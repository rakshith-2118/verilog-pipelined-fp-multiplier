==> flow/design.v <==
`timescale 1ns/1ps
module FloatingPoint_Multiplier_Complete (
    input wire         clk,
    input wire         rst,
    input  wire [15:0] a,
    input  wire [15:0] b,
    output reg  [15:0] result,
    output reg         overflow,
    output reg         underflow
);
    reg        s1_sign_res;
    reg signed [8:0]  s1_exp_res_biased;
    reg [21:0] s1_mant_prod;
    reg        s1_is_zero;  
    reg        s2_sign_res;
    reg signed [9:0]  s2_exp_res_biased;
    reg [21:0] s2_mant_prod_norm;
    reg        s2_is_zero;
    wire sign_a, sign_b;
    wire [4:0] exp_a, exp_b;
    wire [10:0] mant_a, mant_b;
    wire is_zero_a, is_zero_b;
    assign sign_a = a[15];
    assign exp_a  = a[14:10];
    assign mant_a = {exp_a != 0, a[9:0]};  
    assign is_zero_a = (exp_a == 0) && (a[9:0] == 0);
    assign sign_b = b[15];
    assign exp_b  = b[14:10];
    assign mant_b = {exp_b != 0, b[9:0]};
    assign is_zero_b = (exp_b == 0) && (b[9:0] == 0);
    always @(posedge clk or posedge rst) begin
        if (rst) begin
            s1_sign_res <= 1'b0;
            s1_exp_res_biased <= 9'b0;
            s1_mant_prod <= 22'b0;
            s1_is_zero <= 1'b0;
        end else begin
            s1_sign_res <= sign_a ^ sign_b;
            s1_exp_res_biased <= $signed({2'b0, exp_a}) + $signed({2'b0, exp_b}) - 9'd15;
            s1_mant_prod <= mant_a * mant_b;
            s1_is_zero <= is_zero_a | is_zero_b;
        end
    end
    always @(posedge clk or posedge rst) begin
        if (rst) begin
            s2_sign_res <= 1'b0;
            s2_exp_res_biased <= 10'b0;
            s2_mant_prod_norm <= 22'b0;
            s2_is_zero <= 1'b0;
        end else begin
            s2_is_zero <= s1_is_zero;
            s2_sign_res <= s1_sign_res;
            if (s1_mant_prod[21]) begin
                s2_mant_prod_norm <= s1_mant_prod >> 1;
                s2_exp_res_biased <= s1_exp_res_biased + 1;
            end else begin
                s2_mant_prod_norm <= s1_mant_prod;
                s2_exp_res_biased <= s1_exp_res_biased;
            end
        end
    end
    wire [11:0] mant_rounded;
    wire signed [10:0]  exp_final;
    wire        round_up;
    wire lsb        = s2_mant_prod_norm[10];  
    wire guard_bit  = s2_mant_prod_norm[9];
    wire round_bit  = s2_mant_prod_norm[8];
    wire sticky_bit = |(s2_mant_prod_norm[7:0]);
    wire round_if_greater_than_half = guard_bit & (round_bit | sticky_bit);
    wire round_if_tie_to_even       = guard_bit & ~(round_bit | sticky_bit) & lsb;
    assign round_up = round_if_greater_than_half | round_if_tie_to_even;
    assign mant_rounded = {1'b0, s2_mant_prod_norm[20:10]} + round_up;
    assign exp_final = s2_exp_res_biased + $signed(mant_rounded[11]);
    always @(posedge clk or posedge rst) begin
        if (rst) begin
            result <= 16'b0;
            overflow <= 1'b0;
            underflow <= 1'b0;
        end else begin
            if (s2_is_zero) begin
                result <= 16'b0;
                overflow <= 1'b0;
                underflow <= 1'b0;
            end
            else if (exp_final >= 31) begin
                overflow <= 1'b1;
                underflow <= 1'b0;
                result <= 16'h7F80;  
            end
            else if (exp_final <= 0) begin
                overflow <= 1'b0;
                underflow <= 1'b1;
                result <= 16'b0;  
            end
            else begin
                overflow <= 1'b0;
                underflow <= 1'b0;
                result <= {s2_sign_res, exp_final[4:0], mant_rounded[11] ? 10'b0 : mant_rounded[9:0]};
            end
        end
    end
endmodule
## From RTL to reports: FloatingPoint_Multiplier_Complete

What the tools print for FloatingPoint_Multiplier_Complete, step after step.
Lines are those of the file above, counted from 1.
Library cell names are shortened.
The mark -- stands for no value.

| set-up | value |
|---|---|
| top module | FloatingPoint_Multiplier_Complete |
| clock | clk |
| library | sky130hd |
| timing corner | tt_025C_1v80 |

## After elaboration

Source: Yosys, flattened and elaborated, memories not mapped. Widths are those after wreduce; folded enables and synchronous resets count as part of the registers. Registers that Yosys merges into a memory's read port (data or address) are not register bits. Print and check cells do not count. Equal cells are merged and count once.

| operators by class | value |
|---|---|
| multiplexer cells | 11 |
| multipliers | 1 |
| $lt $le $gt $ge | 2 |
| bitwise gates (word level) | 8 |
| add/subtract/negate cells | 5 |
| reductions and logical operators | 9 |

Operators by type and width:

| kind | count |
|---|---|
| 11-bit by 11-bit multiplier with 22-bit output | 1 |
| 16-bit 2-to-1 mux | 3 |
| 21-bit 2-to-1 mux | 1 |
| 10-bit logical NOT | 2 |
| 10-bit 2-to-1 mux | 2 |
| 11-bit by 1-bit adder with 12-bit output | 1 |
| 10-bit by 1-bit adder with 11-bit output | 1 |
| 11-bit by 1-bit <= comparator with 1-bit output with constant B | 1 |
| 11-bit by 6-bit >= comparator with 1-bit output with constant B | 1 |
| 5-bit logical NOT | 2 |
| 5-bit nonzero test | 2 |
| 7-bit by 2-bit adder with 8-bit output with constant B | 1 |
| 8-bit OR reduction | 1 |
| 6-bit by 4-bit subtractor with 7-bit output with constant B | 1 |
| 5-bit by 5-bit adder with 6-bit output | 1 |
| 1-bit 2-to-1 mux | 5 |
| 1-bit bitwise AND | 3 |
| 1-bit OR | 3 |
| 1-bit logical AND | 2 |
| 1-bit bitwise XOR | 1 |
| 1-bit inverter | 1 |

| storage and ports | value |
|---|---|
| cells after elaboration | 47 |
| output and inout port bits | 18 |
| register bits | 82 |

## Longest topological paths

Longest topological path by Yosys (ltp), each cell counted once; first at word level (registers and memories cut), then after technology mapping (sequential cells cut; the memories' decode and read muxes count).

| depth | value |
|---|---|
| depth after elaboration | 12 |
| ABC_AREA | 1 |
| depth in mapped cells | 24 |
| depth with buffers taken out | 23 |

## After synthesis

Source: synth_stat.txt of the flow (Yosys; design flattened, memories mapped). It holds for the ABC_AREA given above (unset counts as 0); a run with the other value may have another netlist.
Totals and module areas in this step are rounded.

Cell types:

| cell type | count | area in all (µm²) |
|---|---|---|
| dfrtp_1 | 80 | 2001.92 |
| fa_1 | 82 | 1.64E+03 |
| nand2_1 | 291 | 1.09E+03 |
| ha_1 | 79 | 988.448 |
| inv_1 | 248 | 930.893 |
| nor2_1 | 51 | 191.434 |
| xor2_1 | 21 | 183.926 |
| nand3_1 | 32 | 160.154 |
| a21oi_1 | 29 | 145.139 |
| clkbuf_1 | 28 | 105.101 |
| o21ai_0 | 21 | 105.101 |
| xnor2_1 | 9 | 78.826 |
| nand4_1 | 9 | 56.304 |
| nor4_1 | 7 | 43.792 |
| nand3_2 | 4 | 40.038 |
| nor3_1 | 7 | 35.034 |
| nand2_2 | 5 | 31.28 |
| buf_6 | 2 | 22.522 |

Not listed: further types 11, cells in them 15.

| mapped netlist | value |
|---|---|
| flip-flops | 80 |
| buffer cells | 30 |
| mapped area | 7960 µm² |
| sequential area | 2000 µm² |
| cells in the netlist | 1020 |

## Timing after synthesis

Source: OpenSTA report_checks on the synthesized netlist (no wires, ideal clock, input and output delay 20% of the period each), path of least setup slack; recovery checks are left aside. Register names are those of the netlist, which keeps one name where synthesis merged equal registers.

| timing after synthesis | value |
|---|---|
| path type | input to register |
| start | input port b[12] |
| end | register s1_mant_prod[15] |
| external input delay | 1.984 ns |
| setup slack | 3.366 ns |
| arrival | 6.430 ns |
| time at the first pin | 1.984 ns |
| data required time | 9.796 ns |
| clock period | 9.92 ns |
| path delay | 4.570 ns |
| buffers on the path | 1 |
| driving pins on the path | 24 |
| period reached after synthesis | 6.554 ns |

"path delay" is the arrival time less input delay plus setup time.
"driving pins on the path": output pins that drive a net of the path, with the launching flip-flop's if there is one; two outputs of one cell count as two.
"period reached after synthesis" is the clock period less the worst setup slack; recovery checks do not enter. This is arithmetic on one report: input and output delays are still those of the set period (20% each).
The rows between start and end are the longest chain of elaborated cells between them; the timing report does not say that the signal goes this way. Where chains are equally long, one stands for them.
A line is the first line of the expression or statement that the cell stems from. Yosys adds cells for indexed reads and writes and turns some case tables into memories.

| between the ends, after synthesis | value |
|---|---|
| cells stage by stage | nor2_1 > nand2_1 > nor2_1 > inv_1 > clkbuf_1 > nand2_1 > inv_1 > fa_1 > inv_1 > fa_1 > inv_1 > fa_1 > fa_1 > inv_1 > fa_1 > inv_1 > ha_1 > a21oi_1 > inv_1 > a31oi_1 > nand2_1 > nand2_1 > nand2_1 > xor2_1 |
| cells in the longest elaborated chain | 2 |
| elaborated cells on any way between the ends | 2 |
| source lines of those cells | 2 |
| those cells by class | mul (1); reduce/logical (1) |

RTL lines, path after synthesis:

| item | line | source |
|---|---|---|
| start: declaration | 6 | `input  wire [15:0] b,` |
| 5-bit nonzero test | 29 | `assign mant_b = {exp_b != 0, b[9:0]};` |
| 11-bit by 11-bit multiplier with 22-bit output | 40 | `s1_mant_prod <= mant_a * mant_b;` |
| end: assignment | 35 | `s1_mant_prod <= 22'b0;` |
| end: assignment | 40 |  |
| end: declaration | 13 | `reg [21:0] s1_mant_prod;` |

## Timing after layout

Path of least setup slack in the final report of run 1 (OpenROAD, finished layout, wires in). Where an end is a register, its clock arrival counts in the times.

| timing post-layout | value |
|---|---|
| path type | input to register |
| start | input port b[12] |
| end | register s1_mant_prod[21] |
| clock period | 4.71 ns |
| data required time | 4.92 ns |
| setup slack | -0.31 ns |
| time at the first pin | 0.94 ns |
| buffers on the path | 1 |
| driving pins on the path | 24 |
| external input delay | 0.94 ns |
| arrival | 5.23 ns |

The rows between start and end are the longest chain of elaborated cells between them; the timing report does not say that the signal goes this way. Where chains are equally long, one stands for them.

| between the ends, post-layout | value |
|---|---|
| cells stage by stage | buf_8 > nor2_4 > nand2_2 > nor2_4 > inv_4 > nand2_1 > inv_1 > fa_1 > inv_1 > fa_1 > inv_1 > fa_1 > fa_1 > inv_2 > fa_1 > inv_2 > ha_4 > a21oi_4 > inv_2 > a31oi_2 > nand2_1 > nand2_1 > nand3_1 > xnor2_1 |
| cells in the longest elaborated chain | 2 |
| elaborated cells on any way between the ends | 2 |
| source lines of those cells | 2 |
| those cells by class | mul (1); reduce/logical (1) |

RTL lines, path post-layout:

| item | line | source |
|---|---|---|
| start: declaration | 6 | `input  wire [15:0] b,` |
| 5-bit nonzero test | 29 | `assign mant_b = {exp_b != 0, b[9:0]};` |
| 11-bit by 11-bit multiplier with 22-bit output | 40 | `s1_mant_prod <= mant_a * mant_b;` |
| end: assignment | 35 | `s1_mant_prod <= 22'b0;` |
| end: assignment | 40 |  |
| end: declaration | 13 | `reg [21:0] s1_mant_prod;` |

==> results <==
Stored flow runs of FloatingPoint_Multiplier_Complete (2 of them; Yosys, OpenROAD, sky130hd). They differ in their settings and are not a sequence. Constraints: input delay and output delay 20% of the set period each, output load 0.01 pF.
"period achieved" means the clock period less the worst setup slack. The figure is calculated, with input and output delays left at 20% of the set period.
"time of the worst setup path" = time allowed to the worst setup path (clock period - input delay - output delay, where it has them) - its slack; a late launch clock adds to it, a late capture clock takes from it.
By "total power of the final layout" is meant OpenSTA's value without simulated activity: inputs other than the clock are taken to toggle once in ten clock periods, and the tool carries that through the logic.
The results are shown rounded.

#### Run 1

| setting | value |
|---|---|
| period_ns | `4.71` |
| CORE_UTILIZATION | `49` |
| PLACE_DENSITY_LB_ADDON | `0.12` |
| CORE_MARGIN | `3` |
| TNS_END_PERCENT | `55` |
| ABC_AREA | `1` |
| CTS_CLUSTER_SIZE | `69` |
| CTS_CLUSTER_DIAMETER | `118` |
| SLEW_MARGIN | `30` |
| CAP_MARGIN | `20` |

| result | value |
|---|---|
| chip area after synthesis (Yosys) | 7960 µm² |
| full die area | 17800 µm² |
| standard-cell area after layout | 10200 µm² |
| final design utilization | 65.9% |
| worst slack on setup checks | -0.314 ns |
| total negative setup slack | -2.21 ns |
| worst-case hold slack | 0.348 ns |
| total power of the final layout | 6840 µW |
| period achieved | 5.024 ns |
| time of the worst setup path | 4.08 ns |
| critical path type | input to register |

#### Run 2

| setting | value |
|---|---|
| period_ns | `9.63` |
| CORE_UTILIZATION | `58` |
| SETUP_SLACK_MARGIN | `1.55` |
| PLACE_DENSITY_LB_ADDON | `0.14` |
| CORE_ASPECT_RATIO | `1.53` |
| CTS_CLUSTER_SIZE | `62` |
| CAP_MARGIN | `5` |
| SLEW_MARGIN | `20` |
| MAX_ROUTING_LAYER | `met4` |
| CORE_MARGIN | `2` |

| result | value |
|---|---|
| chip area after synthesis (Yosys) | 7490 µm² |
| full die area | 13900 µm² |
| standard-cell area after layout | 8440 µm² |
| final design utilization | 66.5% |
| worst slack on setup checks | 2.05 ns |
| total negative setup slack | 0.000 ns |
| worst-case hold slack | 0.354 ns |
| total power of the final layout | 2290 µW |
| period achieved | 7.579 ns |
| time of the worst setup path | 5.65 ns |
| critical path type | input to register |
